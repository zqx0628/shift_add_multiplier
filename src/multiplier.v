==> flow/design.v <==
`timescale 1ns / 1ps
module adder(
    D,A,add_out,c_out
    );
    parameter m=8,n=8;
    input [m-1:0] D,A;
    output [m-1:0] add_out;
    output c_out;
    wire [m:0] add_result, data1, data2;
    assign data1 = {1'b0,D};
    assign data2 = {1'b0,A};
    assign add_result = data1+data2;
    assign add_out = add_result[m-1:0];
    assign c_out = add_result[m];
endmodule
`timescale 1ns / 1ps
module controller(clk,rst,lsb,load_cmd,add_cmd,shift_cmd,out_cmd);
    input clk, rst,lsb;
    output load_cmd,add_cmd,shift_cmd,out_cmd;
    reg load_cmd,add_cmd,shift_cmd, out_cmd;
    reg [2:0] state;
    reg start;
    integer count;
    parameter m=8;
    parameter n=8;
    parameter idle=3'b000, init=3'b001, test=3'b010, add=3'b011, shift=3'b100;
    always@(posedge clk or posedge rst)
        if (rst)
            begin
                state<=idle;
                count<=0;
                start<=1;
                out_cmd<=0;
            end
        else 
            case (state)
                idle: begin
                    load_cmd<=0;
                    add_cmd<=0;
                    shift_cmd<=0;
                    if (start) begin
                        state<=init;
                        out_cmd<=0;
                    end
                    else begin
                        state<=idle;
                        out_cmd<=1;
                    end
                end
                init: begin
                    load_cmd<=1;
                    add_cmd<=0;
                    shift_cmd<=0;
                    out_cmd<=0;
                    state<=test;
                end
                test: begin
                    load_cmd<=0;
                    add_cmd<=0;
                    shift_cmd<=0;
                    out_cmd<=0;
                    if (lsb) begin
                        state<=add;
                        end
                    else state<=shift;
                end 
                add: begin
                    load_cmd<=0;
                    add_cmd<=1;
                    shift_cmd<=0;
                    out_cmd<=0;
                    state<=shift;
                end
                shift: begin
                    load_cmd<=0;
                    add_cmd<=0;
                    shift_cmd<=1;
                    out_cmd<=0;
                    if (count<m) begin
                        state<=test;
                        count<=count+1;
                    end
                    else begin
                        count<=0;
                        state<=idle;
                        start<=0;
                    end
                end 
            endcase                
endmodule
`timescale 1ns / 1ps
module multiplier(clk, rst, D, Q, out);
parameter m=8, n=8;
input clk, rst;
input [m-1:0] D;
input [n-1:0] Q;
output [m+n-1:0] out;
wire c_out,load_cmd,add_cmd,shift_cmd,lsb,out_cmd;
wire [m-1:0] A,add_out;
adder adder(.D(D), .A(A), .add_out(add_out), .c_out(c_out));
shifter shifter(add_out,c_out,load_cmd,add_cmd,shift_cmd,clk,rst,out_cmd,Q,A,lsb,out);
controller controller(clk,rst,lsb,load_cmd,add_cmd,shift_cmd,out_cmd);
endmodule
`timescale 1ns / 1ps
 module shifter(
    add_out,c_out,load_cmd,add_cmd,shift_cmd,clk,rst,out_cmd,Q,A,lsb,out   
 );
 parameter m=8,n=8;
 input [m-1:0] add_out;
 input c_out,load_cmd,add_cmd,shift_cmd,clk,rst,out_cmd;
 input [n-1:0] Q;
 output [m-1:0] A;
 output lsb;
 output reg [m+n-1:0] out; 
 reg [m+n:0] temp;
 reg add_temp;
 assign A = temp[m+n-1:n];
 assign lsb = temp[0];
 always@(posedge clk or posedge rst)
 begin
    if (rst)
    begin
        add_temp<=0;
        temp<=0;
    end
    else
    begin
        if (load_cmd)
        begin
            temp[m+n:n]<=0;
            temp[n-1:0]<=Q;
        end
        else if (add_cmd)
            add_temp<=1;
        else if (shift_cmd && add_temp)
        begin
            temp<={1'b0, c_out, add_out, temp[n-1:1]};
            add_temp<=0;
        end
        else if (shift_cmd && !add_temp)
            temp<={1'b0, temp[m+n:1]}; 
    end
 end
 always@(out_cmd)
 begin
    if (!out_cmd)
        out<=0;
    else
        out<=temp[m+n-1:0];
 end
 endmodule
# From RTL to reports: multiplier
# The steps from the RTL of multiplier to its reports follow in flow order.
# Line numbers count from 1 in the design file above.
# Library cell names are shortened.
# The mark -- stands for no value.
# inputs
top_module,multiplier
clk_port,clk
cell_library,sky130hd
pvt_corner,tt_025C_1v80

# Word-level counts
# Yosys after proc, flatten, opt, wreduce and memory -nomap, before mapping. Memory bits, and registers merged into a memory's read port (data or address), are not among the register bits. Print and check cells are not counted. Equal cells are merged and count once.
# bits
memories,0
ram_bits,0
romBits,0
latchBits,0
ff_bits,58
in_bits,18
clocked_rd_ports_x_width,0
# op_classes
n_reduce_logical,21
n_mul,0
add_sub_neg,2
n_shift,0
div,0
cmp,1
n_logic,3
muxes,21
equal,5
# ops
op,count
9-bit two-way mux,4
32-bit by 2-bit adder with 32-bit output (second input constant),1
32-bit by 5-bit less-than comparator with 1-bit output (second input constant),1
32-bit two-way mux,1
8-bit two-way mux,4
4-bit OR reduction,4
16-bit two-way mux,1
3-bit case mux with 5-bit select,1
2-bit AND reduction,6
2-bit nonzero test,5
8-bit by 8-bit adder with 9-bit output,1
1-bit case mux with 2-bit select,4
3-bit by 2-bit == test with 1-bit output (second input constant),2
5-bit nonzero test,1
1-bit two-way mux,4
1-bit NOT,3
3-bit by 1-bit == test with 1-bit output (second input constant),1
3-bit == test (second input constant),1
3-bit zero test,1
3-bit nonzero test,1
3-bit two-way mux,1
1-bit logical AND,2
2-bit by 1-bit inequality test with 1-bit output (second input constant),1
2-bit two-way mux,1
1-bit zero test,1

# Logic depth
# Yosys ltp: most cells in a row. Word level: on the elaborated netlist, between registers, memories and ports. Mapped: between sequential cells and ports; inverters and the memories' decode and read muxes count.
# logic_depth
depth_word,6
ABC_AREA,0
mapped_depth,6
mapped_depth_nobuf,6

# Netlist
# Source: synth_stat.txt of the flow (Yosys; design flattened, memories mapped). It holds for the ABC_AREA given above (unset counts as 0); a run with the other value may have another netlist.
# Totals and module areas in this step are rounded.
# mapped
stdcells,366
ffs,59
buffers,17
seqArea_um2,1494
yosys_area_um2,3425
# by_type
type,count,type_area_um2
dfrtp_1,54,1.35E+03
a21oi_1,32,160.154
and2_1,19,118.864
ha_1,9,112.608
o21ai_0,20,100.096
o31ai_1,13,97.594
edfxtp_1,3,90.086
nand2_1,23,86.333
nor2_1,23,86.333
or4_1,11,82.579
nor4_1,13,81.328
mux2i_1,8,80.077
nand4_1,11,68.816
and4_1,7,61.309
xor2_1,7,61.309
clkbuf_1,16,60.058
nand3_1,12,60.058
dfstp_2,2,52.55
# Not listed: further types 36, cells in them 83.
# The figures by module come from a second, unflattened synthesis with its own total; it is not the netlist above.
# hier_totals
cells_unflattened,349
hier_area_um2,3447
# Each row is one instance without its submodules.
# by_module
mod,seq_area_um2,mod_area_um2,cells,instances
controller,1069,2095,208,1
shifter,425.4,1028,99,1
adder,0.0,324.1,42,1
multiplier,0.0,0.0,0,1

# Worst setup path after synthesis
# OpenSTA on the mapped netlist: ideal clock, no wires. The path of least setup slack (recovery checks aside). Input and output delay are each 20% of the period. Register names are those of the netlist, which keeps one name where synthesis merged equal registers.
# synth_path
path_kind,register -> register
startpoint,register controller.count[2]
endpoint,register controller.count[27]
driving_pins,6
t_arrival_ns,1.716
delay_ns,1.794
t_first_pin_ns,0.000
clock_period_ns,1.84
path_slack_ns,0.046
t_required_ns,1.762
period_less_setup_slack_ns,1.794
# "delay_ns" is the arrival time less input delay plus setup time.
# "driving_pins": output pins that drive a net of the path, with the launching flip-flop's if there is one; two outputs of one cell count as two.
# "period_less_setup_slack_ns" is the clock period less the worst setup slack; recovery checks do not enter. This is arithmetic on one report: input and output delays are still those of the set period (20% each).
# Between the ends stands the longest chain of elaborated cells between them, by number of cells; it is not shown to be the way that was timed. Of several equally long chains one is given.
# Each line given opens the expression or statement behind the cell; cells for indexed reads and writes are added by Yosys, which also makes memories of some case tables.
# A register here has more assigning lines than the two given.
# synth_via
path_cell_list,dfrtp_1 > nand4_4 > or4_1 > buf_2 > or4_1 > a21oi_1
elab_chain_cells,2
cells_between,3
lines_between,2
cone_classes,add/sub: 1; compare: 1; mux: 1
# synth_lines
element,line_no,text
"start, declared",23,integer count;
"start, assigned",31,count<=0;
"start, assigned",81,count<=count+1;
32-bit by 2-bit adder with 32-bit output,81,
32-bit two-way mux,79,if (count<m) begin
"end, assigned",81,
"end, assigned",84,count<=0;
"end, declared",23,

# Worst path after layout
# From the final timing report of run A: the path of least setup slack in the routed layout; clock arrival at registers is part of the times.
# layout_path
path_kind,register -> register
startpoint,register controller.count[1]
endpoint,register controller.count[29]
t_first_pin_ns,0.32
path_slack_ns,-0.55
clock_period_ns,1.21
t_required_ns,1.46
t_arrival_ns,2.02
driving_pins,5
# Between the ends stands the longest chain of elaborated cells between them, by number of cells; it is not shown to be the way that was timed. Of several equally long chains one is given.
# A register here has more assigning lines than the two given.
# layout_via
path_cell_list,dfrtp_1 > nand4_4 > or4_4 > or4_4 > a21oi_2
elab_chain_cells,2
cells_between,3
lines_between,2
cone_classes,add/sub: 1; compare: 1; mux: 1
# layout_lines
element,line_no,text
"start, declared",23,integer count;
"start, assigned",31,count<=0;
"start, assigned",81,count<=count+1;
32-bit by 2-bit adder with 32-bit output,81,
32-bit two-way mux,79,if (count<m) begin
"end, assigned",81,
"end, assigned",84,count<=0;
"end, declared",23,

# 2 stored runs of multiplier in the flow (synthesis by Yosys, layout by OpenROAD, sky130hd cells), in arbitrary order. Constraints: input delay and output delay 20% of the set period each, output load 0.01 pF.
# By "achieved_period_ns" is meant the clock period of the run minus its worst setup slack. This is arithmetic on one report: input and output delays are still those of the set period (20% each).
# "critical_path_time_ns" = time allowed to the worst setup path (clock period - input delay - output delay, where it has them) - its slack; a late launch clock adds to it, a late capture clock takes from it.
# "total_power_uw" rests on the timing tool's default activity at the inputs, not on a simulated workload.
# The results are shown rounded.
# Settings: . = not set for that run.
# Among the results, . means that no value is shown for the run.
run,period_ns,CORE_UTILIZATION,ABC_AREA,GPL_ROUTABILITY_DRIVEN,CTS_CLUSTER_SIZE,CTS_CLUSTER_DIAMETER,CAP_MARGIN,SLEW_MARGIN,CORE_MARGIN,SETUP_SLACK_MARGIN,PLACE_DENSITY_LB_ADDON,HOLD_SLACK_MARGIN,CELL_PAD_IN_SITES_DETAIL_PLACEMENT,GPL_TIMING_DRIVEN,MIN_ROUTING_LAYER,yosys_chip_area_um2,dieArea_um2,stdcell_area_um2,finish.utilization_pct,final_setup_ws_ns,fin_tns_ns,timing.hold.ws_ns,total_power_uw,achieved_period_ns,critical_path_time_ns,timing.worst_path_kind
run A,1.21,25,0,0,58,162,10,0,2,.,.,.,.,.,.,3425,14650,5908,44.4,-0.554,-21.58,0.472,5009,1.764,1.76,register -> register
run B,1.21,60,.,.,.,.,20,20,2,-0.02,0.19,0.22,2,0,met2,.,.,.,.,.,.,.,.,.,.,.
# Run B: incomplete, placement halted on DPL-0033
